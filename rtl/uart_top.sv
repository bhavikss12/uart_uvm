==> flow/design.v <==
module uart_rx #(
    parameter CLKS_PER_BIT = 868
)(
    input  logic       clk,
    input  logic       rst_n,
    input  logic       rx_serial,
    output logic [7:0] rx_data,
    output logic       rx_done,
    output logic       parity_error,
    output logic       frame_error
);
    typedef enum logic [2:0] {
        IDLE    = 3'b000,
        START   = 3'b001,
        DATA    = 3'b010,
        PARITY  = 3'b011,
        STOP    = 3'b100,
        CLEANUP = 3'b101
    } state_t;
    state_t state;
    logic [15:0] clk_count;
    logic [2:0]  bit_index;
    logic [7:0]  rx_data_reg;
    logic        rx_serial_reg;
    logic        parity_bit;
    logic        calc_parity;
    always_ff @(posedge clk or negedge rst_n) begin
        if (!rst_n) begin
            state         <= IDLE;
            clk_count     <= 0;
            bit_index     <= 0;
            rx_data       <= 8'h00;
            rx_data_reg   <= 8'h00;
            rx_done       <= 1'b0;
            parity_error  <= 1'b0;
            frame_error   <= 1'b0;
            rx_serial_reg <= 1'b1;
            parity_bit    <= 1'b0;
        end else begin
            rx_serial_reg <= rx_serial;
            case (state)
                IDLE: begin
                    rx_done      <= 1'b0;
                    clk_count    <= 0;
                    bit_index    <= 0;
                    parity_error <= 1'b0;
                    frame_error  <= 1'b0;
                    if (rx_serial_reg == 1'b0) begin   
                        state <= START;
                    end
                end
                START: begin
                    if (clk_count == (CLKS_PER_BIT - 1) / 2) begin
                        if (rx_serial_reg == 1'b0) begin
                            clk_count <= 0;
                            state     <= DATA;
                        end else begin
                            state <= IDLE;   
                        end
                    end else begin
                        clk_count <= clk_count + 1;
                    end
                end
                DATA: begin
                    if (clk_count < CLKS_PER_BIT - 1) begin
                        clk_count <= clk_count + 1;
                    end else begin
                        clk_count                <= 0;
                        rx_data_reg[bit_index]   <= rx_serial_reg;
                        if (bit_index < 7) begin
                            bit_index <= bit_index + 1;
                        end else begin
                            bit_index <= 0;
                            state     <= PARITY;
                        end
                    end
                end
                PARITY: begin
                    if (clk_count < CLKS_PER_BIT - 1) begin
                        clk_count <= clk_count + 1;
                    end else begin
                        clk_count    <= 0;
                        parity_bit   <= rx_serial_reg;
                        calc_parity  <= ^rx_data_reg;   
                        state        <= STOP;
                    end
                end
                STOP: begin
                    if (clk_count < CLKS_PER_BIT - 1) begin
                        clk_count <= clk_count + 1;
                    end else begin
                        clk_count <= 0;
                        if (rx_serial_reg == 1'b1) begin
                            frame_error <= 1'b0;
                        end else begin
                            frame_error <= 1'b1;
                        end
                        if (parity_bit == calc_parity) begin
                            parity_error <= 1'b0;
                        end else begin
                            parity_error <= 1'b1;
                        end
                        rx_data  <= rx_data_reg;
                        rx_done  <= 1'b1;
                        state    <= CLEANUP;
                    end
                end
                CLEANUP: begin
                    rx_done <= 1'b0;
                    state   <= IDLE;
                end
                default: state <= IDLE;
            endcase
        end
    end
endmodule
module uart_top #(
    parameter CLKS_PER_BIT = 868
)(
    input  logic       clk,
    input  logic       rst_n,
    input  logic       tx_start,
    input  logic [7:0] tx_data,
    output logic       tx_serial,
    output logic       tx_done,
    output logic       tx_active,
    input  logic       rx_serial,
    output logic [7:0] rx_data,
    output logic       rx_done,
    output logic       parity_error,
    output logic       frame_error
);
    uart_tx #(
        .CLKS_PER_BIT(CLKS_PER_BIT)
    ) u_uart_tx (
        .clk        (clk),
        .rst_n      (rst_n),
        .tx_start   (tx_start),
        .tx_data    (tx_data),
        .tx_serial  (tx_serial),
        .tx_done    (tx_done),
        .tx_active  (tx_active)
    );
    uart_rx #(
        .CLKS_PER_BIT(CLKS_PER_BIT)
    ) u_uart_rx (
        .clk          (clk),
        .rst_n        (rst_n),
        .rx_serial    (rx_serial),
        .rx_data      (rx_data),
        .rx_done      (rx_done),
        .parity_error (parity_error),
        .frame_error  (frame_error)
    );
endmodule
module uart_tx #(
    parameter CLKS_PER_BIT = 868   
)(
    input  logic       clk,
    input  logic       rst_n,
    input  logic       tx_start,
    input  logic [7:0] tx_data,
    output logic       tx_serial,
    output logic       tx_done,
    output logic       tx_active
);
    typedef enum logic [2:0] {
        IDLE    = 3'b000,
        START   = 3'b001,
        DATA    = 3'b010,
        PARITY  = 3'b011,
        STOP    = 3'b100,
        CLEANUP = 3'b101
    } state_t;
    state_t state;
    logic [15:0] clk_count;
    logic [2:0]  bit_index;
    logic [7:0]  tx_data_reg;
    logic        parity_bit;
    always_ff @(posedge clk or negedge rst_n) begin
        if (!rst_n) begin
            state       <= IDLE;
            clk_count   <= 0;
            bit_index   <= 0;
            tx_serial   <= 1'b1;
            tx_done     <= 1'b0;
            tx_active   <= 1'b0;
            tx_data_reg <= 8'h00;
            parity_bit  <= 1'b0;
        end else begin
            case (state)
                IDLE: begin
                    tx_serial   <= 1'b1;
                    tx_done     <= 1'b0;
                    clk_count   <= 0;
                    bit_index   <= 0;
                    tx_active   <= 1'b0;
                    if (tx_start) begin
                        tx_data_reg <= tx_data;
                        tx_active   <= 1'b1;
                        parity_bit  <= ^tx_data;   
                        state       <= START;
                    end
                end
                START: begin
                    tx_serial <= 1'b0;   
                    if (clk_count < CLKS_PER_BIT - 1) begin
                        clk_count <= clk_count + 1;
                    end else begin
                        clk_count <= 0;
                        state     <= DATA;
                    end
                end
                DATA: begin
                    tx_serial <= tx_data_reg[bit_index];
                    if (clk_count < CLKS_PER_BIT - 1) begin
                        clk_count <= clk_count + 1;
                    end else begin
                        clk_count <= 0;
                        if (bit_index < 7) begin
                            bit_index <= bit_index + 1;
                        end else begin
                            bit_index <= 0;
                            state     <= PARITY;
                        end
                    end
                end
                PARITY: begin
                    tx_serial <= parity_bit;
                    if (clk_count < CLKS_PER_BIT - 1) begin
                        clk_count <= clk_count + 1;
                    end else begin
                        clk_count <= 0;
                        state     <= STOP;
                    end
                end
                STOP: begin
                    tx_serial <= 1'b1;   
                    if (clk_count < CLKS_PER_BIT - 1) begin
                        clk_count <= clk_count + 1;
                    end else begin
                        clk_count <= 0;
                        tx_done   <= 1'b1;
                        state     <= CLEANUP;
                    end
                end
                CLEANUP: begin
                    tx_done   <= 1'b0;
                    tx_active <= 1'b0;
                    state     <= IDLE;
                end
                default: state <= IDLE;
            endcase
        end
    end
endmodule
Step by step through the tools: uart_top
The steps from the RTL of uart_top to its reports follow in flow order.
Line numbers count from 1 in the design file above.
Operators carry their Yosys type and port widths (W data, S select, Z words).
Library cell names are shortened.
A cell with -- has no value.

design
  top = uart_top
  clock = clk
  cell library = sky130hd
  library corner = tt_025C_1v80

Elaborated design
Counts by Yosys on the flattened word-level netlist (proc, flatten, opt, wreduce; memories kept). Register bits leave out memories and registers merged into their read ports (data or address). Print and check cells are left out.

cells by class
  equal/unequal tests = 25
  reductions and logical operators = 31
  bitwise gates (word level) = 4
  mux-type cells = 40
  $lt $le $gt $ge = 4
  shifts and indexed selects = 3
  add/subtract/negate cells = 5

operators with widths
  kind                     number
  $mux W16                 4
  $pmux W16 S3             1
  $mux W3                  16
  $add A16 B1 Y16 const B  2
  $lt A16 B10 Y1 const B   2
  $pmux W16 S2             1
  $pmux W3 S5              2
  $ne A2 B2 Y1 const B     11
  $reduce_and A2 Y1        10
  $eq A16 B9 Y1 const B    1
  $reduce_xor A8 Y1        2
  $reduce_bool A2 Y1       6
  $eq A3 B2 Y1 const B     4
  $eq A3 B3 Y1 const B     4
  $reduce_and A6 Y1        2
  $pmux W3 S2              2
  $reduce_bool A5 Y1       2
  $pmux W1 S2              5
  $shift A1 B4 Y8          1
  $shift A1 B4 Y8 const A  1
  $shiftx A8 B3 Y1         1
  $and A8 B8 Y8            1
  $or A8 B8 Y8             1
  $not A8 Y8               1
  $mux W1                  7
  $reduce_or A2 Y1         3
  $add A3 B1 Y3 const B    2
  $eq A3 B1 Y1 const B     2

Other operator kinds: 13; their cells: 15.

word-level totals
  output and inout port bits = 14
  input port bits = 12
  register bits after elaboration = 78

Longest topological paths
Longest topological path by Yosys (ltp), each cell counted once; first at word level (registers and memories cut), then after technology mapping (sequential cells cut; the memories' decode and read muxes count).

logic depth
  depth after elaboration = 5
  ABC_AREA = 1
  mapped depth = 12

Mapped cells and area
The flow's flattened synthesis, as Yosys stat reports it; memories are mapped. The netlist is that of the ABC_AREA named above (0 if unset); the other value can give another one.

mapped netlist
  flip-flops = 84
  synthesis area = 4695.8 um2
  mapped cells = 575
  sequential part of the area = 2112.0 um2

cell types
  cell type  number  total area (um2)
  dfrtp_1    79      1.98E+03
  nand2_1    133     499.229
  inv_1      85      319.056
  nand3_1    52      260.25
  o21ai_0    43      215.206
  o21ai_2    22      192.685
  nor2_1     38      142.637
  xor2_1     14      122.618
  nand4_1    17      106.352
  dfstp_2    4       105.101
  xnor2_1    11      96.342
  ha_1       7       87.584
  mux2_2     7       78.826
  nand2_4    5       56.304
  nand2_2    6       37.536
  o22ai_1    6       37.536
  edfxtp_1   1       30.029
  nand3_2    3       30.029

Other cell types: 22; their cells: 42.

Path before layout
OpenSTA on the mapped netlist: ideal clock, no wires. The path of least setup slack (recovery checks aside). Input and output delay are each 20% of the period. Register names are those of the netlist, which keeps one name where synthesis merged equal registers.

path post-synthesis
  path type = flip-flop to flip-flop
  start point = register u_uart_rx.clk_count[0]
  end point = register u_uart_rx.rx_data_reg[5]
  path delay = 1.626 ns
  data arrival time = 1.509 ns
  time at the first pin = 0.000 ns
  setup slack = 0.694 ns
  driving pins on the path = 13
  clock period = 2.32 ns
  synthesis period reached = 1.626 ns

"path delay" is the arrival time less input delay plus setup time.
"driving pins on the path" counts driving pins, that of a launching flip-flop among them; a cell with two outputs on the path counts twice.
"synthesis period reached" is the clock period less the worst setup slack; recovery checks do not enter. This is arithmetic on one report: input and output delays are still those of the set period (20% each).
Between the ends stands the longest chain of elaborated cells between them, by number of cells; it is not shown to be the way that was timed. Of several equally long chains one is given.
A line is the first line of the expression or statement that the cell stems from. Yosys adds cells for indexed reads and writes and turns some case tables into memories.
At most two assigning lines are given for a register; there are more.

between the ends, post-synthesis
  cells stage by stage = dfrtp_1 -> ha_1 -> nor2_1 -> nand2_1 -> nand2_1 -> nand2_2 -> nand2_4 -> nand2_8 -> nand2_4 -> inv_6 -> buf_12 -> nand2_2 -> o21ai_2
  cells in the longest elaborated chain = 3
  elaborated cells between the ends (all ways) = 3

ends and longest elaborated chain, post-synthesis
  what                RTL line  text
  start: declaration  21        logic [15:0] clk_count;
  start: assignment   61        clk_count <= clk_count + 1;
  start: assignment   66        clk_count <= clk_count + 1;
  $lt A16 B10 Y1      65        if (clk_count < CLKS_PER_BIT - 1) begin
  $not A1 Y1          --
  $reduce_and A2 Y1   --
  end: assignment     33        rx_data_reg   <= 8'h00;
  end: assignment     69        rx_data_reg[bit_index]   <= rx_serial_reg;
  end: declaration    23        logic [7:0]  rx_data_reg;

Path in the finished layout
Path of least setup slack in the final report of job 1 (OpenROAD, finished layout, wires in). Where an end is a register, its clock arrival counts in the times.

path after layout
  path type = flip-flop to output port
  start point = register u_uart_rx.rx_data[5]
  end point = output port rx_data[5]
  clock period = 2.1 ns
  setup slack = 0.42 ns
  time at the first pin = 0.35 ns
  data arrival time = 1.26 ns
  driving pins on the path = 2

between the ends, after layout
  cells stage by stage = dfrtp_1 -> clkdlybuf4s50_1
  cells in the longest elaborated chain = 0
  elaborated cells between the ends (all ways) = 0

ends and longest elaborated chain, after layout
  what                RTL line  text
  start: declaration  7         output logic [7:0] rx_data,
  start: assignment   32        rx_data       <= 8'h00;
  start: assignment   103       rx_data  <= rx_data_reg;
  end: declaration    128       output logic [7:0] rx_data,

Appendix: measured runs

Settings and measured results of 2 stored flow runs for module uart_top (sky130hd), not sorted in any way. The constraints put input and output delay at 20% of the set period each and load the outputs with 0.01 pF.
"worst path time" is the time allowed to the run's worst setup path (the clock period less input and output delay, where it has them) less its slack. Clock arrival times count: a late capture clock shortens it, a late launch clock lengthens it.
"total power of the final layout" is the tool's figure for a default switching activity; nothing was simulated.
Among the settings, - means not set for that run.

setting or result                             job 1                     job 2
period_ns                                     2.1                       2.28
CORE_UTILIZATION                              29                        66
SETUP_SLACK_MARGIN                            0.37                      -
PLACE_DENSITY                                 0.41                      -
CORE_ASPECT_RATIO                             1.26                      0.69
CORE_MARGIN                                   3                         9
TNS_END_PERCENT                               85                        -
ABC_AREA                                      1                         0
CTS_CLUSTER_SIZE                              41                        -
MAX_ROUTING_LAYER                             met4                      met4
CAP_MARGIN                                    20                        20
SLEW_MARGIN                                   20                        20
GPL_ROUTABILITY_DRIVEN                        -                         0
standard-cell area of the final layout (um2)  5703.0                    4884.7
total power of the final layout (uW)          3448                      2611
total negative slack (ns)                     0.000                     0.000
cell area after synthesis (um2)               4695.8                    4262.8
worst path time (ns)                          1.26                      2.16
worst path kind                               flip-flop to output port  flip-flop to flip-flop
area inside the die boundary (um2)            17764.9                   9726.2
worst setup slack after layout (ns)           0.418                     0.119
